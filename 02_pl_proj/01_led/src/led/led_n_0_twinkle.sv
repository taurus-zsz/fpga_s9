==> flow/design.v <==
module led_n_0_twinkle #(
    parameter ILA_DEBUG_LED_EN = 1'b0       ,
    parameter MODE          = 2'd0          ,      
    parameter CLK_FRE       = 50_000_000    ,      
    parameter SPARKLE_FRE   = 1             ,      
    parameter CNT_WIDTH     = 28            ,      
    parameter LED_NUM       = 4
)(
    input   logic   clk                 ,   
    input   logic   rst                 ,
    input   logic   en                  ,
    output  logic   [LED_NUM-1:0]   leds    
);
localparam CNT_NUM =  CLK_FRE/SPARKLE_FRE -1;
logic [CNT_WIDTH-1:0] cnt;
logic flag;
always_ff @ (posedge clk) begin
    if (rst) begin
        cnt <= 'd0;
        flag <= 'd0;
    end else begin
        if (en) begin
            if (cnt < CNT_NUM) begin
                cnt <= cnt + 1'b1;
                flag <= 'd0;
            end else begin
                flag <= 1'd1;
                cnt <= 'd0;
            end
        end else begin
            flag <= 'd0;
            cnt <= 'd0;
        end
    end
end
int i;
generate
    if (MODE == 2'd0) begin : MODE_0     
        always_ff @ (posedge clk ) begin
            if (rst || (!en) ) begin
                leds <= 'd0;
            end else begin
                if (flag) begin
                    for (i =0; i< LED_NUM; i = i+ 1) begin
                        leds[i] <= !leds[i];
                    end
                end else begin
                    leds <= leds;
                end
            end          
        end
    end else if(MODE == 2'd1) begin : MODE_1
        if (LED_NUM == 1) begin
            always_ff @ (posedge clk ) begin
                if (rst || (!en) ) begin
                    leds <= 'd1;
                end else begin
                    if (flag) begin
                        leds[0] <= !leds[0];
                    end else begin
                        leds[0] <= leds[0];
                    end
                end          
            end
        end else begin
            always_ff @ (posedge clk ) begin
                if (rst || (!en)) begin
                    leds <= 'd1;
                end else begin
                    if (flag) begin
                        leds <= {leds[LED_NUM-2:0],leds[LED_NUM-1]};
                    end else begin 
                        leds <= leds;
                    end 
                end
            end
        end
    end 
endgenerate
generate if (ILA_DEBUG_LED_EN) begin : LED_DEBUG
    ila_led_n_0 u_ila_led_n_0 (
        .clk    (clk),  
        .probe0(rst         ),  
        .probe1({en,flag}   ),  
        .probe2(leds        ),  
        .probe3(cnt         )  
    );
    end
endgenerate
endmodule
== From RTL to reports: led_n_0_twinkle ==
Tool output for the design above, in the order of the flow.
Line numbers count from 1 in the design file above.
Operators carry their Yosys type and port widths (W data, S select, Z words).
Library cell names are shortened.
The mark n/a stands for no value.
Inputs
  top module: led_n_0_twinkle
  clock input: clk
  library: sky130hd
  corner: tt_025C_1v80

== After elaboration ==
Yosys after proc, flatten, opt, wreduce and memory -nomap, before mapping. Enables and synchronous resets that opt folds into registers are not counted as muxes. Memory bits, and registers merged into a memory's read port (data or address), are not among the register bits. Print and check cells are not counted. Equal cells are merged and count once.
Word-level totals
  register bits: 33
  cells after elaboration: 19
Operators by class
  add/subtract/negate cells: 1
  order comparisons: 1
  mux-type cells: 1
  bitwise logic cells: 2
  reduce/logical cells: 8
Operators with widths (count)
  $add A28 B1 Y28 const B: 1
  $lt A28 B26 Y1 const B: 1
  $logic_not A1 Y1: 5
  $reduce_or A3 Y1: 1
  $not A1 Y1: 2
  $reduce_or A2 Y1: 1
  $logic_or A1 B1 Y1: 1
  $mux W1: 1

== Depth ==
Depth = most cells in a row (Yosys ltp): at word level without a register or memory, in the mapped netlist without a sequential cell, where the memories' decode and read muxes count.
Logic depth
  depth in word-level cells: 3
  ABC_AREA: 0
  gate-level depth with buffers: 7
  mapped depth without buffers: 5

== Mapped cells and area ==
Yosys stat after the flow's synthesis: flattened, memories mapped to cells. It holds for the ABC_AREA given above (unset counts as 0); a run with the other value may have another netlist.
Mapped netlist
  mapped cells: 164
  mapped area: 1512.7 um2
  area of sequential cells: 660.6 um2
  mapped flip-flops: 33
  buffer cells: 11
Cell types
  dfxtp_1: count 33, total area 660.634 um2
  a211oi_1: count 15, total area 112.608 um2
  xor2_1: count 8, total area 70.067 um2
  xnor2_1: count 7, total area 61.309 um2
  nor3_1: count 12, total area 60.058 um2
  nand4_1: count 8, total area 50.048 um2
  or4_1: count 6, total area 45.043 um2
  o31ai_1: count 5, total area 37.536 um2
  or3_1: count 6, total area 37.536 um2
  nand3_1: count 7, total area 35.034 um2
  and3_1: count 5, total area 31.28 um2
  o21ai_0: count 6, total area 30.029 um2
  a311oi_4: count 1, total area 26.275 um2
  clkbuf_1: count 7, total area 26.275 um2
  nand2_1: count 7, total area 26.275 um2
  buf_6: count 2, total area 22.522 um2
  or4b_1: count 2, total area 20.019 um2
  inv_1: count 5, total area 18.768 um2
Not listed: further types 15, cells in them 22.

== Path before layout ==
OpenSTA on the mapped netlist: ideal clock, no wires. The path of least setup slack (recovery checks aside). Input and output delay are each 20% of the period. Register names are those of the netlist, which keeps one name where synthesis merged equal registers.
Timing path post-synthesis
  kind: reg2reg
  start point: register cnt[27]
  end point: register cnt[3]
  clock period: 2.76 ns
  library setup time: 0.132 ns
  time at the first pin: 0.000 ns
  arrival time: 1.778 ns
  slack: 0.850 ns
  delay of the path: 1.910 ns
  stages on the path: 6
  period reached after synthesis: 1.91 ns
"delay of the path" = arrival - input delay + setup time.
"stages on the path": output pins that drive a net of the path, with the launching flip-flop's if there is one; two outputs of one cell count as two.
"period reached after synthesis" = period - worst setup slack (recovery checks aside). The figure is calculated, with input and output delays left at 20% of the set period.
The rows between start and end are the longest chain of elaborated cells between them; the timing report does not say that the signal goes this way. Where chains are equally long, one stands for them.
Each line given opens the expression or statement behind the cell; cells for indexed reads and writes are added by Yosys, which also makes memories of some case tables.
At most two assigning lines are given for a register; there are more.
On the way, post-synthesis
  cells stage by stage: dfxtp_1 -> or4b_1 -> or3_4 -> a311oi_4 -> buf_6 -> nor3_1
  cells in the longest elaborated chain: 3
  elaborated cells on any way between the ends: 3
  those cells by class: 1 x compare; 1 x logic; 1 x reduce/logical
Ends and longest elaborated chain, post-synthesis
  from (decl): RTL line 15  | logic [CNT_WIDTH-1:0] cnt;
  from (assign): RTL line 19  | cnt <= 'd0;
  from (assign): RTL line 24  | cnt <= cnt + 1'b1;
  $lt A28 B26 Y1: RTL line 23  | if (cnt < CNT_NUM) begin
  $not A1 Y1
  $reduce_or A3 Y1
  to (assign): RTL line 19
  to (assign): RTL line 24
  to (decl): RTL line 15

== Path in the finished layout ==
From the final timing report of flow run A: the path of least setup slack in the routed layout; clock arrival at registers is part of the times.
Timing path post-layout
  kind: in2reg
  start point: input rst
  end point: register cnt[2]
  clock period: 3.68 ns
  external input delay: 0.74 ns
  library setup time: 0.16 ns
  time at the first pin: 0.74 ns
  arrival time: 2.41 ns
  slack: 1.39 ns
  stages on the path: 4
The rows between start and end are the longest chain of elaborated cells between them; the timing report does not say that the signal goes this way. Where chains are equally long, one stands for them.
At most two assigning lines are given for a register; there are more.
On the way, post-layout
  cells stage by stage: clkdlybuf4s50_1 -> nand2b_1 -> nand2b_1 -> nor3_1
  cells in the longest elaborated chain: 1
  elaborated cells on any way between the ends: 1
  those cells by class: 1 x reduce/logical
Ends and longest elaborated chain, post-layout
  from (decl): RTL line 10  | input   logic   rst                 ,
  $reduce_or A3 Y1
  to (assign): RTL line 19  | cnt <= 'd0;
  to (assign): RTL line 24  | cnt <= cnt + 1'b1;
  to (decl): RTL line 15  | logic [CNT_WIDTH-1:0] cnt;

Settings and measured results of 2 stored flow runs for module led_n_0_twinkle (sky130hd), not sorted in any way. The constraints put input and output delay at 20% of the set period each and load the outputs with 0.01 pF.
"achieved clock period (ns)": clock period set for the run, less the worst setup slack. It is reckoned from that one timing run; input and output delays stay at 20% of the period that was set.
"worst setup path time (ns)" is the time allowed to the run's worst setup path (the clock period less input and output delay, where it has them) less its slack. Clock arrival times count: a late capture clock shortens it, a late launch clock lengthens it.
"finish__power__total" is the tool's figure for a default switching activity; nothing was simulated.

settings of flow run A
{
  "period_ns": 3.68,
  "CORE_UTILIZATION": 31,
  "PLACE_DENSITY_LB_ADDON": 0.07,
  "CORE_MARGIN": 4,
  "ABC_AREA": 0,
  "GPL_ROUTABILITY_DRIVEN": 1,
  "CAP_MARGIN": 20,
  "SLEW_MARGIN": 20
}
report of flow run A
yosys chip area after synthesis (um^2): 1512.7
finish__design__die__area: 6061.4
finish__design__instance__area__stdcell: 1711.6
finish__design__instance__utilization: 0.3624
finish__timing__setup__ws: 1.386
finish__timing__setup__tns: 0.000
finish__timing__hold__ws: 0.467
finish__power__total: 6.721e-04
achieved clock period (ns): 2.294
worst setup path time (ns): 1.56
worst setup path kind: in2reg

settings of flow run B
{
  "period_ns": 3.5,
  "CORE_UTILIZATION": 53,
  "SETUP_SLACK_MARGIN": 0.21,
  "PLACE_DENSITY_LB_ADDON": 0.17,
  "CORE_ASPECT_RATIO": 1.61,
  "ABC_AREA": 0,
  "GPL_ROUTABILITY_DRIVEN": 1,
  "CTS_CLUSTER_DIAMETER": 297,
  "CAP_MARGIN": 25,
  "SLEW_MARGIN": 5,
  "MIN_ROUTING_LAYER": "met2",
  "MAX_ROUTING_LAYER": "met4",
  "CORE_MARGIN": 2
}
report of flow run B
yosys chip area after synthesis (um^2): 1512.7
finish__design__die__area: 3309.7
finish__design__instance__area__stdcell: 1654.1
finish__design__instance__utilization: 0.6120
finish__timing__setup__ws: 1.220
finish__timing__setup__tns: 0.000
finish__timing__hold__ws: 0.476
finish__power__total: 6.720e-04
achieved clock period (ns): 2.280
worst setup path time (ns): 2.28
worst setup path kind: reg2reg
